==> flow/design.v <==
module pa2_fsm(
  input  wire       clock,
  input  wire       reset,
  input  wire       valid,
  input  wire [3:0] num,
  input  wire [3:0] seq,
  output reg  [1:0] state,
  output reg  [1:0] n_state, 
  output reg  [3:0] cnt,
  output wire [3:0] n_cnt,
  output wire       hit
  );
  parameter WAIT=2'h0, WATCH=2'h1, ASSERT=2'h2;
  wire       cnt_inc, cnt_dec;
  assign cnt_inc = (state == WATCH) && (seq==num);  
  assign cnt_dec = (state == ASSERT);
  assign n_cnt   = cnt_inc ? cnt + 4'h1 :
                   cnt_dec ? cnt - 4'h1 : cnt;
  assign hit = (state == ASSERT);
  always @* begin 
    case(state)
      WAIT:
        if (valid) n_state = WATCH;
        else       n_state = WAIT;
      WATCH:
        if (!valid) n_state = (n_cnt==0) ? WAIT : ASSERT;
        else        n_state = WATCH;
      ASSERT:
        if (cnt>4'h1) n_state = ASSERT;
        else          n_state = WAIT;
      default: n_state = WAIT;
    endcase
  end
  always @(posedge clock) begin
    if (reset) begin
      state <= #1 WAIT;
      cnt   <= #1 4'h0;
    end else begin
      state <= #1 n_state;
      cnt   <= #1 n_cnt;
    end
  end
endmodule
Step by step through the tools: pa2_fsm
The steps from the RTL of pa2_fsm to its reports follow in flow order.
Line numbers count from 1 in the design file above.
Operators: Yosys type, input widths -> output width; for muxes data width and select width s.
{ "inputs": {"design": "pa2_fsm", "clk_port": "clock", "lib": "sky130hd", "corner": "tt_025C_1v80"} }

Word-level counts
Source: Yosys, flattened and elaborated, memories not mapped. Widths are those after wreduce; folded enables and synchronous resets count as part of the registers. Registers that Yosys merges into a memory's read port (data or address) are not register bits. Print and check cells do not count. Equal cells are merged and count once.
{ "word_totals": {"regBits": 6, "inputBits": 11, "elab_cells": 18} }
{ "op_classes": {"n_addsub": 2, "compare": 1, "n_eq": 3, "muxes": 7, "reduce_and_logical": 3} }
{ "op_table": {"columns": ["cell", "n"], "rows": [
  ["$mux 4", 2],
  ["$pmux 2 s3", 1],
  ["$mux 2", 3],
  ["$add 4x1->4 const B", 1],
  ["$sub 4x1->4 const B", 1],
  ["$gt 4x1->1 const B", 1],
  ["$eq 4x4->1", 1],
  ["$logic_not 4->1", 1],
  ["$eq 2x1->1 const B", 1],
  ["$eq 2x2->1 const B", 1],
  ["$logic_not 2->1", 1],
  ["$logic_and 1x1->1", 1],
  ["$mux 1", 1]
]} }

Depth
Depth = most cells in a row (Yosys ltp): at word level without a register or memory, in the mapped netlist without a sequential cell, where the memories' decode and read muxes count.
{ "logic_depth": {"depth_word": 7, "abc_area": 1, "depth_mapped": 13, "mapped_depth_nobuf": 12} }

Mapped cells and area
Yosys stat after the flow's synthesis: flattened, memories mapped to cells. It holds for the ABC_AREA given above (unset counts as 0); a run with the other value may have another netlist.
Totals and module areas in this step are rounded.
{ "synth_totals": {"cell_count": 80, "synth_area_um2": 526, "flip_flops": 6} }
{ "types": {"columns": ["type", "n", "type_area_um2"], "rows": [
  ["sky130_fd_sc_hd__dfxtp_1", 6, 120.115],
  ["sky130_fd_sc_hd__nand2_1", 21, 78.826],
  ["sky130_fd_sc_hd__xor2_1", 5, 43.792],
  ["sky130_fd_sc_hd__inv_1", 11, 41.29],
  ["sky130_fd_sc_hd__ha_1", 3, 37.536],
  ["sky130_fd_sc_hd__nor2_1", 7, 26.275],
  ["sky130_fd_sc_hd__nand3_1", 5, 25.024],
  ["sky130_fd_sc_hd__nor2_4", 2, 22.522],
  ["sky130_fd_sc_hd__nand2_2", 3, 18.768],
  ["sky130_fd_sc_hd__nor2_2", 2, 12.512],
  ["sky130_fd_sc_hd__nand2_4", 1, 11.261],
  ["sky130_fd_sc_hd__a21oi_1", 2, 10.01],
  ["sky130_fd_sc_hd__nand3_2", 1, 10.01],
  ["sky130_fd_sc_hd__nor3_1", 2, 10.01],
  ["sky130_fd_sc_hd__a21oi_2", 1, 8.758],
  ["sky130_fd_sc_hd__xnor2_1", 1, 8.758],
  ["sky130_fd_sc_hd__buf_4", 1, 7.507],
  ["sky130_fd_sc_hd__inv_2", 2, 7.507]
]} }
Not listed: further types 4, cells in them 4.

Path before layout
Path of least setup slack by OpenSTA after synthesis, without wires, with an ideal clock, recovery checks aside; 20% of the period is set as input and as output delay. Where synthesis merged equal registers, the netlist keeps one of their names.
{ "synth_timing": {"path_type": "input-to-output", "start": "input port num[1]", "end": "output port n_state[1]", "tclk_ns": 4.05, "out_delay_ns": 0.810, "t_first_pin_ns": 0.810, "t_arrival_ns": 1.687, "required_ns": 3.240, "slack_ns": 1.553, "path_delay_ns": 0.877, "path_stages": 9, "synth_period_reached_ns": 2.497} }
"path_delay_ns" = arrival - input delay + setup time.
At an output port there is no setup time.
"path_stages": output pins that drive a net of the path, with the launching flip-flop's if there is one; two outputs of one cell count as two.
"synth_period_reached_ns" is the clock period less the worst setup slack; recovery checks do not enter. This is arithmetic on one report: input and output delays are still those of the set period (20% each).
Between the ends stands the longest chain of elaborated cells between them, by number of cells; it is not shown to be the way that was timed. Of several equally long chains one is given.
Each line given opens the expression or statement behind the cell; cells for indexed reads and writes are added by Yosys, which also makes memories of some case tables.
{ "synth_via": {"path_cell_list": "sky130_fd_sc_hd__xor2_1 sky130_fd_sc_hd__nor2_4 sky130_fd_sc_hd__nand2_4 sky130_fd_sc_hd__nand2_1 sky130_fd_sc_hd__nand2_1 sky130_fd_sc_hd__nor2_1 sky130_fd_sc_hd__nand2_1 sky130_fd_sc_hd__nand2_2 sky130_fd_sc_hd__nand2_1", "elab_chain_cells": 7} }
{ "synth_lines": {"columns": ["item", "line_no", "text"], "rows": [
  ["start, declared", 5, "input  wire [3:0] num,"],
  ["$eq 4x4->1", 15, "assign cnt_inc = (state == WATCH) && (seq==num);"],
  ["$logic_and 1x1->1", 15, null],
  ["$mux 4", 17, "assign n_cnt   = cnt_inc ? cnt + 4'h1 :"],
  ["$logic_not 4->1", 26, "if (!valid) n_state = (n_cnt==0) ? WAIT : ASSERT;"],
  ["$mux 2 (2 in a row)", 26, null],
  ["$pmux 2 s3", 21, "case(state)"],
  ["end, declared", 8, "output reg  [1:0] n_state,"]
]} }
Some nets on the timed path still bear RTL names; the line given drives or declares the net.
{ "synth_nets": {"columns": ["signal", "line_no"], "rows": [
  ["n_cnt[2]", 17]
]} }

Appendix: runs

module pa2_fsm, platform sky130hd, 2 stored runs of the flow under differing settings, order arbitrary. Input and output delays are each 20% of the period that was set; the output load is 0.01 pF.
[
  {
    "run": "run A",
    "settings": { "period_ns": 3.68, "CORE_UTILIZATION": 56, "SETUP_SLACK_MARGIN": -0.34, "PLACE_DENSITY_LB_ADDON": 0.28, "CELL_PAD_IN_SITES_GLOBAL_PLACEMENT": 0, "ABC_AREA": 1, "GPL_ROUTABILITY_DRIVEN": 1, "CAP_MARGIN": 5, "SLEW_MARGIN": 35, "CORE_MARGIN": 2 },
    "outcome": "stopped before the end: floorplanning reported PDN-0185"
  },
  {
    "run": "run B",
    "settings": { "period_ns": 3.99, "CORE_UTILIZATION": 65, "SETUP_SLACK_MARGIN": -0.06, "PLACE_DENSITY": 0.67, "CORE_MARGIN": 7, "CELL_PAD_IN_SITES_DETAIL_PLACEMENT": 1, "TNS_END_PERCENT": 100, "ABC_AREA": 0, "GPL_TIMING_DRIVEN": 1, "CTS_CLUSTER_SIZE": 19, "CAP_MARGIN": 15, "MIN_ROUTING_LAYER": "met2", "MAX_ROUTING_LAYER": "met4", "SLEW_MARGIN": 20 },
    "outcome": "stopped before the end: floorplanning reported PDN-0185"
  }
]
