==> flow/design.v <==
module mult_stage(clock, reset, 
                  product_in,  mplier_in,  mcand_in,  start,
                  product_out, mplier_out, mcand_out, done);
  parameter NBIT = 4;
  parameter TBIT = 64;
  input clock, reset, start;
  input [TBIT-1:0] product_in, mplier_in, mcand_in;
  output done;
  output [TBIT-1:0] product_out, mplier_out, mcand_out;
  reg  [TBIT-1:0] prod_in_reg, partial_prod_reg;
  wire [TBIT-1:0] partial_product, next_mplier, next_mcand;
  reg [TBIT-1:0] mplier_out, mcand_out;
  reg done;
  wire [NBIT-1:0] ZBIT = 0;
  assign product_out = prod_in_reg + partial_prod_reg;
  assign partial_product = mplier_in[NBIT-1:0] * mcand_in; 
  assign next_mplier = {ZBIT,mplier_in[TBIT-1:NBIT]}; 
  assign next_mcand = {mcand_in[TBIT-1-NBIT:0],ZBIT}; 
  always @(posedge clock)
  begin
    prod_in_reg      <= #1 product_in;
    partial_prod_reg <= #1 partial_product;
    mplier_out       <= #1 next_mplier;
    mcand_out        <= #1 next_mcand;
  end
  always @(posedge clock)
  begin
    if(reset)
      done <= #1 1'b0;
    else
      done <= #1 start;
  end
endmodule
# ---- Reports on mult_stage
# Tool output for the design above, in the order of the flow.
# Lines are those of the file above, counted from 1.
# The mark n/a stands for no value.
dict set report inputs {
  top_module {mult_stage}
  clock_port {clock}
  lib {sky130hd}
  pvt_corner {tt_025C_1v80}
}

# ---- Word level
# Source: Yosys, flattened and elaborated, memories not mapped. Widths are those after wreduce; folded enables and synchronous resets count as part of the registers. Registers that Yosys merges into a memory's read port (data or address) are not register bits. Print and check cells do not count. Equal cells are merged and count once.
dict set report bits {
  reg_bits 249
  out_inout_bits 193
}
dict set report op_classes {
  n_addsub 1
  n_mul 1
}
# op count
set ops {}
lappend ops {{4-bit by 64-bit multiplier with 64-bit output} 1}
lappend ops {{64-bit adder} 1}

# ---- Depth
# Depth = most cells in a row (Yosys ltp): at word level without a register or memory, in the mapped netlist without a sequential cell, where the memories' decode and read muxes count.
dict set report depth {
  ltp_word 1
  ABC_AREA 0
  mapped_depth 18
  depth_no_buf 16
}

# ---- Netlist
# Yosys stat after the flow's synthesis: flattened, memories mapped to cells. It holds for the ABC_AREA given above (unset counts as 0); a run with the other value may have another netlist.
# The area totals of this step are shown rounded.
dict set report synth_totals {
  cells 1890
  synth_area_um2 16900
  flip_flops 249
  buffers 65
}
# type count
set types {}
lappend types {sky130_fd_sc_hd__dfxtp_1 249}
lappend types {sky130_fd_sc_hd__fa_1 122}
lappend types {sky130_fd_sc_hd__ha_1 127}
lappend types {sky130_fd_sc_hd__and2_1 187}
lappend types {sky130_fd_sc_hd__inv_1 240}
lappend types {sky130_fd_sc_hd__xnor2_1 83}
lappend types {sky130_fd_sc_hd__a21oi_1 129}
lappend types {sky130_fd_sc_hd__a21o_1 84}
lappend types {sky130_fd_sc_hd__nand2_1 164}
lappend types {sky130_fd_sc_hd__xor2_1 41}
lappend types {sky130_fd_sc_hd__nor2_1 71}
lappend types {sky130_fd_sc_hd__o21ai_0 53}
lappend types {sky130_fd_sc_hd__clkbuf_1 45}
lappend types {sky130_fd_sc_hd__nand4_1 25}
lappend types {sky130_fd_sc_hd__o21bai_1 18}
lappend types {sky130_fd_sc_hd__a31oi_1 21}
lappend types {sky130_fd_sc_hd__nor3_1 21}
lappend types {sky130_fd_sc_hd__o21a_1 14}
# Not listed: further types 64, cells in them 196.

# ---- Worst setup path after synthesis
# OpenSTA on the mapped netlist: ideal clock, no wires. The path of least setup slack (recovery checks aside). Input and output delay are each 20% of the period. Register names are those of the netlist, which keeps one name where synthesis merged equal registers.
dict set report synth_path {
  kind {input to register}
  from {input port mplier_in[1]}
  to {register partial_prod_reg[57]}
  tclk_ps 4770
  input_delay_ps 954
  setup_ps 132
  launch_ps 954
  arrival_ps 4522
  setup_slack_ps 116
  path_delay_ps 3700
  path_stages 17
  period_less_setup_slack_ps 4654
}
# "path_delay_ps" = arrival - input delay + setup time.
# "path_stages" counts driving pins, that of a launching flip-flop among them; a cell with two outputs on the path counts twice.
# "period_less_setup_slack_ps" = period - worst setup slack (recovery checks aside). The figure is calculated, with input and output delays left at 20% of the set period.
# Between the ends stands the longest chain of elaborated cells between them, by number of cells; it is not shown to be the way that was timed. Of several equally long chains one is given.
# A line is the first line of the expression or statement that the cell stems from. Yosys adds cells for indexed reads and writes and turns some case tables into memories.
dict set report synth_via {
  path_cell_list {sky130_fd_sc_hd__clkbuf_1 > sky130_fd_sc_hd__and2_1 > sky130_fd_sc_hd__fa_1 > sky130_fd_sc_hd__inv_1 > sky130_fd_sc_hd__fa_1 > sky130_fd_sc_hd__inv_1 > sky130_fd_sc_hd__ha_1 > sky130_fd_sc_hd__buf_2 > sky130_fd_sc_hd__and3_1 > sky130_fd_sc_hd__a221o_1 > sky130_fd_sc_hd__a21o_1 > sky130_fd_sc_hd__a21oi_1 > sky130_fd_sc_hd__nand3_2 > sky130_fd_sc_hd__a22o_4 > sky130_fd_sc_hd__nand2b_4 > sky130_fd_sc_hd__a2111oi_1 > sky130_fd_sc_hd__nor3_1}
  elab_chain_cells 1
  cone_cells 1
  cone_lines 1
  classes_between {mul (1)}
}
# element line_no
set synth_rtl {}
lappend synth_rtl {{from (decl)} 7}
lappend synth_rtl {{4-bit by 64-bit multiplier with 64-bit output} 16}
lappend synth_rtl {{to (assign)} 22}
lappend synth_rtl {{to (decl)} 10} ;# reg  [TBIT-1:0] prod_in_reg, partial_prod_reg;

# ---- Path in the finished layout
# Path of least setup slack in the final report of flow run 1 (OpenROAD, finished layout, wires in). Where an end is a register, its clock arrival counts in the times.
# The path's times are printed in steps of 10 ps; the period is the one set.
dict set report layout_path {
  kind {register to output}
  from {register partial_prod_reg[0]}
  to {output port (name not given)}
  tclk_ps 4570
  out_delay_ps 910
  launch_ps 560
  arrival_ps 3750
  setup_slack_ps -90
  path_stages 18
}
# Between the ends stands the longest chain of elaborated cells between them, by number of cells; it is not shown to be the way that was timed. Of several equally long chains one is given.
dict set report layout_via {
  path_cell_list {sky130_fd_sc_hd__dfxtp_2 > sky130_fd_sc_hd__ha_4 > sky130_fd_sc_hd__inv_2 > sky130_fd_sc_hd__fa_2 > sky130_fd_sc_hd__nor2b_2 > sky130_fd_sc_hd__o211ai_1 > sky130_fd_sc_hd__a31oi_1 > sky130_fd_sc_hd__buf_4 > sky130_fd_sc_hd__o211a_4 > sky130_fd_sc_hd__o21ai_4 > sky130_fd_sc_hd__buf_12 > sky130_fd_sc_hd__a211o_1 > sky130_fd_sc_hd__a21oi_2 > sky130_fd_sc_hd__buf_4 > sky130_fd_sc_hd__a211o_1 > sky130_fd_sc_hd__a31oi_2 > sky130_fd_sc_hd__xnor2_1 > sky130_fd_sc_hd__buf_2}
  elab_chain_cells 1
  cone_cells 1
  cone_lines 1
  classes_between {add/sub (1)}
}
# element line_no
set layout_rtl {}
lappend layout_rtl {{from (decl)} 10} ;# reg  [TBIT-1:0] prod_in_reg, partial_prod_reg;
lappend layout_rtl {{from (assign)} 22}
lappend layout_rtl {{64-bit adder} 15}
lappend layout_rtl {{to (decl)} 9}

; Record of 2 stored runs of the RTL-to-layout flow on mult_stage, platform sky130hd. The runs are unordered. Constraints: input delay and output delay 20% of the set period each, output load 0.01 pF.
; By "clock_period_reached_ps" is meant the clock period of the run minus its worst setup slack. This is arithmetic on one report: input and output delays are still those of the set period (20% each).
; "worst_path_ps" means the part of the period allowed to the worst setup path (the constraints hold back 20% at inputs and 20% at outputs) less its slack; where the path has registers, the arrival times of their clocks count too.
; "final_power_mw" rests on the timing tool's default activity at the inputs, not on a simulated workload.
; "worst_path_ps" is given in steps of 10 ps.
; Measured values are rounded.

[flow run 1: settings]
period_ns = 4.57
CORE_UTILIZATION = 34
PLACE_DENSITY_LB_ADDON = 0.08
HOLD_SLACK_MARGIN = 0.13
CORE_MARGIN = 10
TNS_END_PERCENT = 55
GPL_ROUTABILITY_DRIVEN = 0
CAP_MARGIN = 20
SLEW_MARGIN = 20
[flow run 1: results]
final_power_mw = 13.6
setup_worst_slack_ps = -93
worst_path_ps = 3750
timing.worst_path_kind = register to output
tns_ps = -206
total_die_area_um2 = 59200
synthesis_area_um2 = 16900
hold_ws_ps = 518
clock_period_reached_ps = 4663
stdcell_area_um2 = 25600
layout_utilization_pct = 52.1

[flow run 2: settings]
period_ns = 3.63
CORE_UTILIZATION = 37
PLACE_DENSITY_LB_ADDON = 0.24
CORE_ASPECT_RATIO = 0.92
CORE_MARGIN = 9
CELL_PAD_IN_SITES_GLOBAL_PLACEMENT = 3
GPL_TIMING_DRIVEN = 1
CAP_MARGIN = 15
MAX_ROUTING_LAYER = met5
SLEW_MARGIN = 20
[flow run 2: results]
final_power_mw = 19.0
setup_worst_slack_ps = -747
worst_path_ps = 3650
timing.worst_path_kind = register to output
tns_ps = -30300
total_die_area_um2 = 53800
synthesis_area_um2 = 16900
hold_ws_ps = 312
clock_period_reached_ps = 4377
stdcell_area_um2 = 28300
layout_utilization_pct = 63.1
